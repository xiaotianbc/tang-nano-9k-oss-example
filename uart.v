==> flow/design.v <==
module uart (
        input      clk,
        input uart_rx,
        output uart_tx,
        output reg [5:0]led,
        input KEYS1, KEYS2
    );
    parameter BAUDRATE_CNT = 27_000_000/115200;
    localparam  HALF_BAUD_CNT = BAUDRATE_CNT/2;
    localparam CLK_FREQ = 27_000_000;
    reg [$clog2(CLK_FREQ+1)-1:0] clk_counter=0;
    always @(posedge clk ) begin
        if (clk_counter==CLK_FREQ) begin
            clk_counter<=0;
        end
        else
            clk_counter<=clk_counter+1'b1;
    end
    localparam  RX_STATE_IDLE = 0;
    localparam  RX_STATE_START = 1;
    localparam  RX_STATE_WAIT_READ = 2;
    localparam  RX_STATE_READ = 3;
    localparam  RX_STATE_STOP = 4;
    reg [2:0] state=0;
    reg [$clog2(BAUDRATE_CNT+1)-1:0] baud_cnt=0;
    reg [2:0]bit_number=0;
    reg [7:0] recv_btye=0;
    reg byte_ok=0;
    always @(posedge clk ) begin
        case (state)
            RX_STATE_IDLE: begin
                if (~uart_rx) begin
                    state<=RX_STATE_START;
                    baud_cnt<=0;
                    byte_ok<=0;
                    bit_number<=0;
                end
            end
            RX_STATE_START: begin
                baud_cnt<=baud_cnt+1'b1;
                if (baud_cnt==HALF_BAUD_CNT-1) begin
                    baud_cnt<=0;
                    state<=RX_STATE_WAIT_READ;
                end
            end
            RX_STATE_WAIT_READ: begin
                baud_cnt<=baud_cnt+1'b1;
                if (baud_cnt == BAUDRATE_CNT-1) begin
                    state<=RX_STATE_READ;
                    baud_cnt<=0;
                end
            end
            RX_STATE_READ: begin
                baud_cnt<=baud_cnt+1'b1;
                recv_btye<={uart_rx,recv_btye[7:1]};
                state<=RX_STATE_WAIT_READ;
                bit_number<=bit_number+1'b1;
                if (bit_number==3'b111) begin
                    state<=RX_STATE_STOP;
                end
            end
            RX_STATE_STOP: begin
                baud_cnt<=baud_cnt+1'b1;
                if (baud_cnt==BAUDRATE_CNT-1) begin
                    state<=RX_STATE_IDLE;
                    baud_cnt<=0;
                end
                if (~uart_rx) begin
                    byte_ok<=1'b1;
                end
            end
        endcase
    end
    always @(posedge clk ) begin
        if (byte_ok) begin
            led<=~recv_btye[5:0];
        end
        else begin
            led<=6'b111111;
        end
    end
    reg tx_reg=1;
    assign  uart_tx = tx_reg;
    localparam TX_MEM_LEN = 16;
    reg [7:0] tx_memory[TX_MEM_LEN-1:0];
    initial begin
        tx_memory[0]="H";
        tx_memory[1]="e";
        tx_memory[2]="l";
        tx_memory[3]="l";
        tx_memory[4]="o";
        tx_memory[5]=",";
        tx_memory[6]="x";
        tx_memory[7]="i";
        tx_memory[8]="a";
        tx_memory[9]="o";
        tx_memory[10]="t";
        tx_memory[11]="i";
        tx_memory[12]="a";
        tx_memory[13]="n";
        tx_memory[14]="!";
        tx_memory[15]="\n";
    end
    reg [$clog2(TX_MEM_LEN+1)-1:0] tx_mem_order=0;
    localparam TX_STATE_IDLE = 0;
    localparam TX_STATE_START = 1;
    localparam TX_STATE_SEND_BIT = 2;
    localparam TX_STATE_STOP = 3;
    localparam TX_STATE_DEBOUNCE =4;
    reg [7:0] tx_byte;
    reg [2:0] tx_bit_cnt;
    reg [$clog2(BAUDRATE_CNT+1)-1:0] tx_baud_cnt=0;
    reg [2:0] tx_state=0;
    always @(posedge clk ) begin
        case (tx_state)
            TX_STATE_IDLE: begin
                if (~KEYS1) begin        
                    tx_bit_cnt<=0;
                    tx_baud_cnt<=0;
                    tx_mem_order<=1;
                    tx_byte<=tx_memory[0];
                    tx_state<=TX_STATE_START;
                end
            end
            TX_STATE_START: begin
                tx_reg<=1'b0;
                tx_baud_cnt<=tx_baud_cnt+1'b1;
                if (tx_baud_cnt==BAUDRATE_CNT-1) begin
                    tx_state<=TX_STATE_SEND_BIT;
                    tx_baud_cnt<=0;
                end
            end
            TX_STATE_SEND_BIT: begin
                tx_reg<=tx_byte[tx_bit_cnt];         
                tx_baud_cnt<=tx_baud_cnt+1'b1;
                if (tx_baud_cnt==BAUDRATE_CNT-1) begin
                    tx_baud_cnt<=0;
                    tx_bit_cnt<=tx_bit_cnt+1'b1;
                    if (tx_bit_cnt==3'b111) begin        
                        tx_state<=TX_STATE_STOP;
                        tx_bit_cnt<=0;
                    end
                end
            end
            TX_STATE_STOP: begin
                tx_reg<=1'b1;
                tx_baud_cnt<=tx_baud_cnt+1'b1;
                if (tx_baud_cnt==BAUDRATE_CNT-1) begin
                    tx_baud_cnt<=0;
                    if (tx_mem_order<TX_MEM_LEN) begin       
                        tx_mem_order<=tx_mem_order+1'b1;
                        tx_byte<=tx_memory[tx_mem_order];
                        tx_state<=TX_STATE_START;
                        tx_bit_cnt<=0;
                    end
                    else begin
                        tx_state<=TX_STATE_DEBOUNCE;
                    end
                end
            end
            TX_STATE_DEBOUNCE: begin             
                if (clk_counter==CLK_FREQ) begin
                    tx_state<=TX_STATE_IDLE;
                end
            end
        endcase
    end
endmodule  
From RTL to reports: uart
Tool output for the design above, in the order of the flow.
Lines are those of the file above, counted from 1.
Operators: Yosys type, input widths -> output width; for muxes data width and select width s.
Cell names lack the library's common part.
Not given: --
- top: uart
- clock: clk
- library: sky130hd
- corner: tt_025C_1v80

Word-level counts
Source: Yosys, flattened and elaborated, memories not mapped. Widths are those after wreduce. Registers that Yosys merges into a memory's read port (data or address) are not register bits. Print and check cells do not count.
Yosys's memory passes give these memory sizes; they may raise the number of words (mostly to a power of two), join words into wider ones and drop unused or constant bits.
- add/subtract/negate cells at 6
- magnitude comparators: 1
- equal/unequal tests: 26
- noted shifts and indexed selects: 1
- multiplexer cells: 41
- noted bitwise gates (word level): 1
- reduce/logical cells at 20
- operators with widths (operator ; number):
    $mux 8 ; 8
    $mux 3 ; 18
    $pmux 8 s4 ; 1
    $pmux 8 s2 ; 2
    $pmux 3 s5 ; 2
    $add 25x1->25 const B ; 1
    $eq 25x25->1 const B ; 1
    $ne 2x2->1 const B ; 12
    $add 8x1->8 const B ; 2
    $eq 8x8->1 const B ; 2
    $mux 5 ; 3
    $eq 3x2->1 const B ; 4
    $eq 3x3->1 const B ; 4
    $reduce_and 5->1 ; 2
    $reduce_bool 5->1 ; 2
    $pmux 5 s2 ; 1
    $pmux 3 s3 ; 1
    $shiftx 8x3->1 ; 1
    $eq 8x7->1 const B ; 1
    $reduce_and 7->1 ; 1
    $reduce_and 2->1 ; 3
    $reduce_bool 2->1 ; 3
    $add 3x1->3 const B ; 2
    $eq 3x1->1 const B ; 2
    $logic_not 3->1 ; 2
    $reduce_bool 3->1 ; 2
    $not 6->6 ; 1
    $pmux 3 s2 ; 1
Other operator kinds: 10; their cells: 11.
- flip-flop bits (word level): 82
- memory bits (read-only) at 112
- memory cells: 1
- noted input port bits: 4
- output and inout bits at 7
- word-level cells at 110
- memory list (memory ; words ; bits a word ; rd ports ; write ports ; RTL line ; RTL):
    tx_memory ; 16 ; 7 ; 2 ; 0 ; 85 ; reg [7:0] tx_memory[TX_MEM_LEN-1:0];

Logic depth
Longest topological path by Yosys (ltp), each cell counted once; first at word level (registers and memories cut), then after technology mapping (sequential cells cut; the memories' decode and read muxes count).
- word-level depth at 4
- ABC_AREA: 0
- noted gate-level depth with buffers: 7
- noted mapped depth without buffers: 6

Mapped cells and area
Source: synth_stat.txt of the flow (Yosys; design flattened, memories mapped). It holds for the ABC_AREA given above (unset counts as 0); a run with the other value may have another netlist.
- cells by type (cell ; number ; area in all (um^2)):
    edfxtp_1 ; 50 ; 1501.44
    dfxtp_1 ; 31 ; 620.595
    ha_1 ; 17 ; 212.704
    xnor2_1 ; 18 ; 157.651
    nor2_1 ; 41 ; 153.898
    xor2_1 ; 16 ; 140.134
    nand2_1 ; 23 ; 86.333
    nand3_1 ; 17 ; 85.082
    nand4_1 ; 11 ; 68.816
    mux4_2 ; 3 ; 67.565
    mux2i_1 ; 6 ; 60.058
    and2_1 ; 8 ; 50.048
    inv_1 ; 12 ; 45.043
    nor3_1 ; 9 ; 45.043
    and3_1 ; 7 ; 43.792
    nor2b_1 ; 7 ; 43.792
    o21ai_0 ; 8 ; 40.038
    and4_1 ; 4 ; 35.034
Other cell types: 34; their cells: 64.
- noted mapped cells: 352
- noted synthesis area: 3943.8 um^2
- area of sequential cells: 2122.0 um^2
- mapped flip-flops at 81
- buffers at 13

Path before layout
Source: OpenSTA report_checks on the synthesized netlist (no wires, ideal clock, input and output delay 20% of the period each), path of least setup slack; recovery checks are left aside. Register names are those of the netlist, which keeps one name where synthesis merged equal registers.
- path kind: flip-flop to flip-flop
- start: register tx_baud_cnt[1]
- end: register tx_byte[0]
- clock period at 2.06 ns
- library setup time at 0.380 ns
- launch time at the first pin: 0.000 ns
- arrival at 1.712 ns
- required time at 1.680 ns
- noted path slack: -0.032 ns
- delay of the path: 2.092 ns
- stages on the path: 7
- buffers on the path: 0
- period reached after synthesis at 2.092 ns
"delay of the path" = arrival - input delay + setup time.
"stages on the path" counts driving pins, that of a launching flip-flop among them; a cell with two outputs on the path counts twice.
"period reached after synthesis" = period - worst setup slack (recovery checks aside). The figure is calculated, with input and output delays left at 20% of the set period.
Between the ends stands the longest chain of elaborated cells between them, by number of cells; it is not shown to be the way that was timed. Of several equally long chains one is given.
A line is the first line of the expression or statement that the cell stems from. Yosys adds cells for indexed reads and writes and turns some case tables into memories.
A register here has more assigning lines than the two given.
Only ways into the end's enable, where the timed path ends, are counted here.
- cell sequence: edfxtp_1 -> inv_1 -> ha_1 -> nand4_1 -> nor4b_1 -> a31oi_1 -> nor2_1
- noted length of the longest elaborated chain: 3
- noted elaborated cells between the ends (all ways): 3
- those cells by class: eq/ne (2); reduce/logical (1)
- ends and longest elaborated chain, after synthesis (item ; RTL line ; RTL):
    start: declaration ; 112 ; reg [$clog2(BAUDRATE_CNT+1)-1:0] tx_baud_cnt=0;
    start: assignment ; 127 ; tx_baud_cnt<=tx_baud_cnt+1'b1;
    start: assignment ; 135 ; tx_baud_cnt<=tx_baud_cnt+1'b1;
    $eq 8x8->1 ; 148 ; if (tx_baud_cnt==BAUDRATE_CNT-1) begin
    $ne 2x2->1 ; -- ;
    $reduce_and 4->1 ; -- ;
    end: assignment ; 121 ; tx_byte<=tx_memory[0];
    end: assignment ; 152 ; tx_byte<=tx_memory[tx_mem_order];
    end: declaration ; 110 ; reg [7:0] tx_byte;

Worst path after layout
Path of least setup slack in the final report of flow run A (OpenROAD, finished layout, wires in). Where an end is a register, its clock arrival counts in the times.
- path kind: flip-flop to flip-flop
- start: register tx_baud_cnt[1]
- end: register tx_byte[5]
- clock period at 1.48 ns
- library setup time at 0.28 ns
- launch time at the first pin: 0.33 ns
- arrival at 1.77 ns
- required time at 1.53 ns
- noted path slack: -0.24 ns
- stages on the path: 8
- buffers on the path: 1
Between the ends stands the longest chain of elaborated cells between them, by number of cells; it is not shown to be the way that was timed. Of several equally long chains one is given.
A register here has more assigning lines than the two given.
Only ways into the end's enable, where the timed path ends, are counted here.
- cell sequence: edfxtp_1 -> inv_1 -> ha_1 -> nand4_1 -> nor4b_4 -> a31oi_2 -> nor2_4 -> buf_12
- noted length of the longest elaborated chain: 3
- noted elaborated cells between the ends (all ways): 3
- those cells by class: eq/ne (2); reduce/logical (1)
- ends and longest elaborated chain, after layout (item ; RTL line ; RTL):
    start: declaration ; 112 ; reg [$clog2(BAUDRATE_CNT+1)-1:0] tx_baud_cnt=0;
    start: assignment ; 127 ; tx_baud_cnt<=tx_baud_cnt+1'b1;
    start: assignment ; 135 ; tx_baud_cnt<=tx_baud_cnt+1'b1;
    $eq 8x8->1 ; 148 ; if (tx_baud_cnt==BAUDRATE_CNT-1) begin
    $ne 2x2->1 ; -- ;
    $reduce_and 4->1 ; -- ;
    end: assignment ; 121 ; tx_byte<=tx_memory[0];
    end: assignment ; 152 ; tx_byte<=tx_memory[tx_mem_order];
    end: declaration ; 110 ; reg [7:0] tx_byte;

FLOW RESULTS
============

Stored flow runs of uart (2 of them; Yosys, OpenROAD, sky130hd). They differ in their settings and are not a sequence. Constraints: input delay and output delay 20% of the set period each, output load 0.01 pF.
By "period reached" is meant the clock period of the run minus its worst setup slack. This is arithmetic on one report: input and output delays are still those of the set period (20% each).
"time used up by the worst setup path" means the part of the period allowed to the worst setup path (the constraints hold back 20% at inputs and 20% at outputs) less its slack; where the path has registers, the arrival times of their clocks count too.
"power consumption": no workload was simulated; the value follows from the tool's default switching activity.

Flow run A
Settings were period_ns = 1.48; CORE_UTILIZATION = 31; PLACE_DENSITY = 0.49; ABC_AREA = 0; CTS_CLUSTER_DIAMETER = 275; MIN_ROUTING_LAYER = met1; MAX_ROUTING_LAYER = met4; CAP_MARGIN = 20; CORE_MARGIN = 2; SLEW_MARGIN = 20
- die outline area: 13,639.9 um^2
- noted the total negative slack on setup checks: -8.315 ns
- std-cell area (final layout) at 5,846.9 um^2
- time used up by the worst setup path at 1.72 ns
- worst setup path type: flip-flop to flip-flop
- period reached: 1.724 ns
- setup slack of the worst path: -0.244 ns
- power consumption: 10,104 µW
- worst-case hold slack at 0.403 ns
- utilization after layout: 46.7 %
- chip area in the Yosys report: 3,943.8 um^2

Flow run B
Settings were period_ns = 2.49; SETUP_SLACK_MARGIN = 0.65; CAP_MARGIN = 20; CORE_MARGIN = 2; CORE_UTILIZATION = 40; SLEW_MARGIN = 20
- die outline area: 10,669.9 um^2
- noted the total negative slack on setup checks: 0.000 ns
- std-cell area (final layout) at 4,546.9 um^2
- time used up by the worst setup path at 1.77 ns
- worst setup path type: flip-flop to flip-flop
- period reached: 1.768 ns
- setup slack of the worst path: 0.722 ns
- power consumption: 4,665 µW
- worst-case hold slack at 0.408 ns
- utilization after layout: 47.0 %
- chip area in the Yosys report: 3,943.8 um^2
